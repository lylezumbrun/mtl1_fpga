==> flow/design.v <==
module e_clk_delay (
    input i_clk,           
    input i_e_clk,         
    input i_reset,         
    output reg o_e_longdelay = 0,   
    output reg o_e_shortdelay = 0   
);
    reg e_prev = 1;
    reg [2:0] counter = 0;  
    reg delaying = 0;
    reg [6:0] start_counter = 0;  
    always @(posedge i_clk) begin
        e_prev <= i_e_clk;
        if (i_e_clk && i_reset) begin
            delaying <= 0;
            counter <= 0;
            o_e_longdelay <= 1;
            if (start_counter < 6'd44) begin  
                o_e_shortdelay <= 0;  
                start_counter <= start_counter + 1;
            end 
            else begin
                o_e_shortdelay <= 1;  
            end
        end
        else if (e_prev && ~i_e_clk) begin
            delaying <= 1;
            counter <= 3'd4;  
            o_e_longdelay <= 1;
            o_e_shortdelay <= 1;
        end
        else if (delaying) begin
            if (counter == 0) begin
                delaying <= 0;
            end
            if (counter <= 3'd2) begin
                o_e_longdelay <= 0;  
                o_e_shortdelay <= 0;  
            end
            if(counter > 0) begin
                counter <= counter - 1;
            end
        end
        else begin
            o_e_longdelay <= 0;
            o_e_shortdelay <= 0;
            start_counter <= 0;  
        end
    end
endmodule
From RTL to reports: e_clk_delay
Tool output for the design above, in the order of the flow.
Lines are those of the file above, counted from 1.
Operators carry their Yosys type and port widths (W data, S select, Z words).
Cell names lack the library's common part.
The mark - stands for no value.

design
  design top = e_clk_delay
  clock input = i_clk
  cell library = sky130hd
  library corner = tt_025C_1v80

Elaborated design
Source: Yosys, flattened and elaborated, memories not mapped. Widths are those after wreduce. Registers that Yosys merges into a memory's read port (data or address) are not register bits. Print and check cells do not count. Equal cells are merged and count once.

cells by class
  bitwise gates (word level) = 1
  reduce/logical cells = 9
  $add $sub $neg = 2
  $lt $le $gt $ge = 3
  eq/ne operators = 5
  muxes and demuxes = 15

operators with widths
  operator               count
  $mux W7                4
  $mux W3                3
  $mux W1                8
  $add A7 B1 Y7 const B  1
  $lt A7 B6 Y1 const B   1
  $ne A2 B1 Y1 const B   3
  $reduce_and A2 Y1      2
  $reduce_bool A2 Y1     2
  $ne A4 B1 Y1 const B   1
  $sub A3 B1 Y3 const B  1
  $gt A3 B1 Y1 const B   1
  $le A3 B2 Y1 const B   1
  $logic_not A3 Y1       1
  $reduce_and A3 Y1      1
  $logic_and A1 B1 Y1    2
  $ne A2 B2 Y1 const B   1
  $reduce_or A2 Y1       1
  $not A1 Y1             1

storage and ports
  elaborated cells = 42
  flip-flop bits (word level) = 14
  input port bits = 3
  output and inout port bits = 2

Depth
Yosys ltp: most cells in a row. Word level: on the elaborated netlist, between registers, memories and ports. Mapped: between sequential cells and ports; inverters and the memories' decode and read muxes count.

depth
  word-level depth = 5
  ABC_AREA = 0
  gate-level depth with buffers = 5
  gate-level depth less buffers = 5

Netlist
Yosys stat after the flow's synthesis: flattened, memories mapped to cells. It holds for the ABC_AREA given above (unset counts as 0); a run with the other value may have another netlist.

cells by type
  cell       count  total area (um^2)
  edfxtp_1   8      240.23
  dfxtp_1    6      120.115
  ha_1       4      50.048
  a21oi_1    5      25.024
  o21ai_0    5      25.024
  nand3_1    4      20.019
  nand2_1    5      18.768
  nor2_1     5      18.768
  nor2b_1    3      18.768
  xor2_1     2      17.517
  inv_1      4      15.014
  and2_1     2      12.512
  nand2b_1   2      12.512
  or3_1      2      12.512
  mux2i_1    1      10.01
  nand3_2    1      10.01
  a311oi_1   1      8.758
  o2111ai_1  1      8.758

Other cell types: 6; their cells: 6.

synthesis totals
  flip-flops = 14
  cells in the netlist = 67
  area of sequential cells = 360.3 um^2
  synthesis area = 685.7 um^2
  buffers = 1

Path before layout
Source: OpenSTA report_checks on the synthesized netlist (no wires, ideal clock, input and output delay 20% of the period each), path of least setup slack; recovery checks are left aside. Register names are those of the netlist, which keeps one name where synthesis merged equal registers.

timing post-synthesis
  kind = reg-to-reg
  start point = register start_counter[2]
  end point = register start_counter[0]
  path buffers = 0
  clock period = 1.84 ns
  stages on the path = 4
  setup slack = 0.343 ns
  data required time = 1.465 ns
  data arrival time = 1.122 ns
  launch time at the first pin = 0.000 ns
  library setup time = 0.375 ns
  path delay = 1.497 ns
  synthesis period reached = 1.497 ns

"path delay" = arrival - input delay + setup time.
"stages on the path" counts driving pins, that of a launching flip-flop among them; a cell with two outputs on the path counts twice.
"synthesis period reached" = period - worst setup slack (recovery checks aside). The figure is calculated, with input and output delays left at 20% of the set period.
The rows between start and end are the longest chain of elaborated cells between them; the timing report does not say that the signal goes this way. Where chains are equally long, one stands for them.
A line is the first line of the expression or statement that the cell stems from. Yosys adds cells for indexed reads and writes and turns some case tables into memories.
Only ways into the end's enable, where the timed path ends, are counted here.

between the ends, post-synthesis
  cells stage by stage = edfxtp_1 -> a21oi_1 -> o21ai_0 -> a22oi_1
  cells in the longest elaborated chain = 3
  elaborated cells between the ends (all ways) = 3
  RTL lines with such cells = 1
  those cells by class = compare (1); eq/ne (1); reduce/logical (1)

RTL lines, path post-synthesis
  item                line  text
  start: declaration  11    reg [6:0] start_counter = 0;
  start: assignment   20    start_counter <= start_counter + 1;
  start: assignment   47    start_counter <= 0;
  $lt A7 B6 Y1        18    if (start_counter < 6'd44) begin
  $ne A2 B1 Y1        -
  $reduce_and A3 Y1   -
  end: assignment     20
  end: assignment     47
  end: declaration    11

Timing after layout
Path of least setup slack in the final report of record 1 (OpenROAD, finished layout, wires in). Where an end is a register, its clock arrival counts in the times.

timing after layout
  kind = reg-to-output
  start point = register o_e_longdelay
  end point = output o_e_longdelay
  output delay = 0.34 ns
  data required time = 1.34 ns
  launch time at the first pin = 0.27 ns
  clock period = 1.68 ns
  data arrival time = 1.16 ns
  path buffers = 1
  setup slack = 0.19 ns
  stages on the path = 2

At most two assigning lines are given for a register; there are more.

between the ends, after layout
  cells stage by stage = dfxtp_1 -> clkdlybuf4s50_1
  cells in the longest elaborated chain = 0
  elaborated cells between the ends (all ways) = 0
  RTL lines with such cells = 0

RTL lines, path after layout
  item                line  text
  start: declaration  5     output reg o_e_longdelay = 0,
  start: assignment   17    o_e_longdelay <= 1;
  start: assignment   29    o_e_longdelay <= 1;
  end: declaration    5

Appendix: measured runs

Measured results for e_clk_delay: 2 stored runs of the Yosys and OpenROAD flow on sky130hd. The settings differ; the order carries no meaning. The constraints put input and output delay at 20% of the set period each and load the outputs with 0.01 pF.
"achieved clock period (ns)" means the clock period less the worst setup slack. The figure is calculated, with input and output delays left at 20% of the set period.
"worst setup path time (ns)": the worst setup path's part of the clock period (all of it between registers, 20% less for each end at a port) less its slack. A launch clock that arrives late makes it longer, a capture clock that arrives late makes it shorter.
"finish__power__total" rests on the timing tool's default activity at the inputs, not on a simulated workload.

settings of record 1
{
  "period_ns": 1.68,
  "CORE_UTILIZATION": 65,
  "PLACE_DENSITY_LB_ADDON": 0.16,
  "CORE_MARGIN": 5,
  "CELL_PAD_IN_SITES_GLOBAL_PLACEMENT": 0,
  "TNS_END_PERCENT": 45,
  "ABC_AREA": 0,
  "CAP_MARGIN": 10,
  "SLEW_MARGIN": 20
}
report of record 1
yosys chip area after synthesis (um^2): 685.7
finish__design__die__area: 1804.5
finish__design__instance__area__stdcell: 802.0
finish__design__instance__utilization: 0.8325
finish__timing__setup__ws: 0.188
finish__timing__setup__tns: 0.000
finish__timing__hold__ws: 0.484
finish__power__total: 1.095e-03
achieved clock period (ns): 1.492
worst setup path time (ns): 1.16
worst setup path kind: reg-to-output

settings of record 2
{
  "period_ns": 1.55,
  "CORE_UTILIZATION": 26,
  "SETUP_SLACK_MARGIN": -0.08,
  "PLACE_DENSITY_LB_ADDON": 0.03,
  "CORE_ASPECT_RATIO": 0.77,
  "CORE_MARGIN": 10,
  "CELL_PAD_IN_SITES_DETAIL_PLACEMENT": 2,
  "ABC_AREA": 1,
  "GPL_TIMING_DRIVEN": 1,
  "GPL_ROUTABILITY_DRIVEN": 1,
  "CTS_CLUSTER_SIZE": 21,
  "CTS_CLUSTER_DIAMETER": 55,
  "MIN_ROUTING_LAYER": "met1",
  "CAP_MARGIN": 20,
  "SLEW_MARGIN": 20
}
report of record 2
yosys chip area after synthesis (um^2): 709.4
finish__design__die__area: 5235.9
finish__design__instance__area__stdcell: 892.1
finish__design__instance__utilization: 0.3454
finish__timing__setup__ws: 0.064
finish__timing__setup__tns: 0.000
finish__timing__hold__ws: 0.475
finish__power__total: 1.257e-03
achieved clock period (ns): 1.486
worst setup path time (ns): 1.18
worst setup path kind: input-to-reg
